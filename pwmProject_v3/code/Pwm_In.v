==> flow/design.v <==
module Pwm_In
    #(parameter R = 8, TimerBits = 15)(
    input clk,
    input reset_n,
    input [R:0] duty,  
    input [TimerBits - 1:0] Final_Value,  
    input ready,  
    output reg done,  
    output pwm_out
    );
    reg [R:0] duty_reg;
    reg [R - 1:0] Q_Next, Q_Reg;
    reg D_Reg;
    reg D_Next;
    wire step;
    always @(posedge clk or negedge reset_n)
    begin
        if (!reset_n)
        begin
            Q_Reg <= {R{1'b1}};
            D_Reg <= 1'b0;
            duty_reg <= 'b0;
            done <= 1'b0;
        end
        else
        begin
            if (step)
            begin
                Q_Reg <= Q_Next;
                D_Reg <= D_Next;
            end
            if ( step && ready)  
            begin
                duty_reg <= duty;  
                done <= 1'b1;  
            end
            else
            begin
                done <= 1'b0;  
            end
        end
    end
    always @*
    begin
        Q_Next = Q_Reg + 1;
        D_Next = (Q_Reg < duty_reg);
    end
    assign pwm_out = D_Reg;
    Timer_In #(.Bits(TimerBits)) timer0 (
        .clk(clk),
        .reset_n(reset_n),
        .enable(1'b1),
        .Final_Value(Final_Value),
        .done(step)
    );
endmodule
module Timer_In
    #(parameter Bits = 4)(
    input clk,
    input reset_n, 
    input enable,
    input [Bits - 1:0] Final_Value,
    output done
    );
    reg [Bits - 1:0] Q_Reg, Q_Next;
    always @(posedge clk, negedge reset_n)
    begin
        if (~reset_n)
            Q_Reg <= 'b0;
        else if (enable)
            Q_Reg <= Q_Next;
        else
            Q_Reg <= Q_Reg;
    end
    assign done = Q_Reg == Final_Value;
    always @(*)
        Q_Next = done? 'b0: Q_Reg + 1;
endmodule
* Reports on Pwm_In *
Tool output for the design above, in the order of the flow.
Line numbers count from 1 in the design file above.
Operators carry their Yosys type and port widths (W data, S select, Z words).
Cell names lack the library's common part.
A cell with - has no value.

set-up
  top module = Pwm_In
  clock port = clk
  standard-cell library = sky130hd
  library corner = tt_025C_1v80

* Word level *
Yosys after proc, flatten, opt, wreduce and memory -nomap, before mapping. Enables and synchronous resets that opt folds into registers are not counted as muxes. Memory bits, and registers merged into a memory's read port (data or address), are not among the register bits. Print and check cells are not counted. Equal cells are merged and count once.

operators by class
  $add $sub $neg = 2
  multipliers = 0
  divide/modulo/power cells = 0
  order comparisons = 1
  equal/unequal tests = 1
  shift-type cells = 0
  muxes and demuxes = 2
  bitwise logic cells = 0
  reduce/logical cells = 1

operator list
  cell                     count
  $add A15 B1 Y15 const B  1
  $eq A15 B15 Y1           1
  $mux W15                 1
  $lt A8 B9 Y1             1
  $add A8 B1 Y8 const B    1
  $logic_and A1 B1 Y1      1
  $mux W1                  1

word-level totals
  bits in registers = 34
  latch bits = 0
  bits in writable memories = 0
  bits in read-only memories = 0
  clocked read ports x word width = 0
  memory cells = 0
  output and inout port bits = 2

* Logic depth *
Longest topological path by Yosys (ltp), each cell counted once; first at word level (registers and memories cut), then after technology mapping (sequential cells cut; the memories' decode and read muxes count).

depth
  depth in word-level cells = 3
  ABC_AREA = 0
  depth in mapped cells = 8
  gate-level depth less buffers = 7

* Mapped cells and area *
The flow's flattened synthesis, as Yosys stat reports it; memories are mapped. The netlist is that of the ABC_AREA named above (0 if unset); the other value can give another one.

mapped netlist
  mapped cells = 168
  chip area (Yosys) = 0.0018668 sq mm
  flip-flop cells = 34
  buffer cells = 4

cell types
  cell      count  area in all (sq um)
  dfrtp_1   26     650.624
  xnor2_1   29     253.994
  dfstp_2   8      210.202
  mux2_4    9      135.13
  ha_1      9      112.608
  nor2_1    21     78.826
  xor2_1    6      52.55
  nand3_1   10     50.048
  inv_1     10     37.536
  nand4_1   6      37.536
  buf_6     3      33.782
  and3_1    4      25.024
  nand2_1   6      22.522
  nor4_4    1      21.27
  nor2b_1   3      18.768
  and4_1    2      17.517
  nand2b_1  2      12.512
  a2111o_1  1      11.261

Other cell types: 11; their cells: 12.
By module: a second synthesis without flattening, with its own total; a netlist apart from the flattened one above.

unflattened totals
  cell total of the unflattened synthesis = 195
  area (unflattened synthesis) = 0.0019594 sq mm

Each row is one instance without its submodules.

modules
  module              instances  cells  area (sq mm)  seq. area (sq mm)
  Timer_In (Bits=15)  1          111    0.0010135     0.0003754
  Pwm_In              1          84     0.0009459     0.0004855

* Timing after synthesis *
Path of least setup slack by OpenSTA after synthesis, without wires, with an ideal clock, recovery checks aside; 20% of the period is set as input and as output delay. Where synthesis merged equal registers, the netlist keeps one of their names.

timing path after synthesis
  kind = input to register
  from = input Final_Value[1]
  to = register duty_reg[0]
  period = 2.13 ns
  setup time = 0.125 ns
  arrival time = 1.660 ns
  setup slack = 0.345 ns
  path delay = 1.359 ns
  driving pins on the path = 5
  buffers on the path = 1
  synthesis period reached = 1.785 ns

"path delay" is the arrival time less input delay plus setup time.
"driving pins on the path": output pins that drive a net of the path, with the launching flip-flop's if there is one; two outputs of one cell count as two.
"synthesis period reached" is the clock period less the worst setup slack; recovery checks do not enter. This is arithmetic on one report: input and output delays are still those of the set period (20% each).
Between the ends stands the longest chain of elaborated cells between them, by number of cells; it is not shown to be the way that was timed. Of several equally long chains one is given.
Each line given opens the expression or statement behind the cell; cells for indexed reads and writes are added by Yosys, which also makes memories of some case tables.

on the way, after synthesis
  cell sequence = xor2_1 > nor4_4 > and3_1 > buf_6 > mux2_4
  cells in the longest elaborated chain = 2
  elaborated cells on any way between the ends = 2
  source lines of those cells = 2
  those cells by class = eq/ne (1); reduce/logical (1)

RTL lines, path after synthesis
  element              line  text
  from (decl)          6     input [TimerBits - 1:0] Final_Value,
  $eq A15 B15 Y1       75    assign done = Q_Reg == Final_Value;
  $logic_and A1 B1 Y1  32    if ( step && ready)
  to (assign)          22    duty_reg <= 'b0;
  to (assign)          34    duty_reg <= duty;
  to (decl)            11    reg [R:0] duty_reg;

* Worst path after layout *
Path of least setup slack in the final report of job 1 (OpenROAD, finished layout, wires in). Where an end is a register, its clock arrival counts in the times.

timing path after layout
  kind = input to register
  from = input Final_Value[4]
  to = register duty_reg[0]
  period = 2.83 ns
  setup time = 0.11 ns
  arrival time = 2.24 ns
  setup slack = 0.75 ns
  driving pins on the path = 7
  buffers on the path = 2

Between the ends stands the longest chain of elaborated cells between them, by number of cells; it is not shown to be the way that was timed. Of several equally long chains one is given.

on the way, after layout
  cell sequence = clkdlybuf4s50_1 > xnor2_1 > nand4_1 > nor2_1 > and3_4 > buf_8 > mux2_4
  cells in the longest elaborated chain = 2
  elaborated cells on any way between the ends = 2
  source lines of those cells = 2
  those cells by class = eq/ne (1); reduce/logical (1)

RTL lines, path after layout
  element              line  text
  from (decl)          6     input [TimerBits - 1:0] Final_Value,
  $eq A15 B15 Y1       75    assign done = Q_Reg == Final_Value;
  $logic_and A1 B1 Y1  32    if ( step && ready)
  to (assign)          22    duty_reg <= 'b0;
  to (assign)          34    duty_reg <= duty;
  to (decl)            11    reg [R:0] duty_reg;

Subject: flow runs of Pwm_In

Hi,

Module Pwm_In, platform sky130hd: 2 stored runs of the flow (Yosys, OpenROAD) with differing settings, in no particular order. Input and output delays are each 20% of the period that was set; the output load is 0.01 pF.
"achieved period": clock period set for the run, less the worst setup slack. It is reckoned from that one timing run; input and output delays stay at 20% of the period that was set.
"allowed time less slack (worst setup path)": the worst setup path's part of the clock period (all of it between registers, 20% less for each end at a port) less its slack. A launch clock that arrives late makes it longer, a capture clock that arrives late makes it shorter.
"total design power": no workload was simulated; the value follows from the tool's default switching activity.
Among the settings, . means not set for that run.

setting or result                                job 1              job 2
period_ns                                        2.83               1.85
CORE_UTILIZATION                                 32                 51
SETUP_SLACK_MARGIN                               0.63               .
PLACE_DENSITY_LB_ADDON                           0.23               0.17
CELL_PAD_IN_SITES_GLOBAL_PLACEMENT               2                  0
ABC_AREA                                         0                  .
CTS_CLUSTER_SIZE                                 42                 .
CTS_CLUSTER_DIAMETER                             48                 .
MAX_ROUTING_LAYER                                met5               .
CAP_MARGIN                                       20                 0
CORE_MARGIN                                      2                  2
SLEW_MARGIN                                      20                 20
GPL_TIMING_DRIVEN                                .                  0
total design power (mW)                          1.373              2.081
worst setup slack after layout (ns)              0.754              0.051
standard-cell area of the final layout (sq mm)   0.002366           0.0024423
utilization of the finished layout (%)           42.4               71.5
achieved period (ns)                             2.076              1.799
allowed time less slack (worst setup path) (ns)  1.51               1.43
type of the worst setup path                     input to register  input to register
cell area after synthesis (sq mm)                0.0018668          0.0018668
total negative slack on setup checks (ns)        0.000              0.000
die area (sq mm)                                 0.0064609          0.0041602

Regards
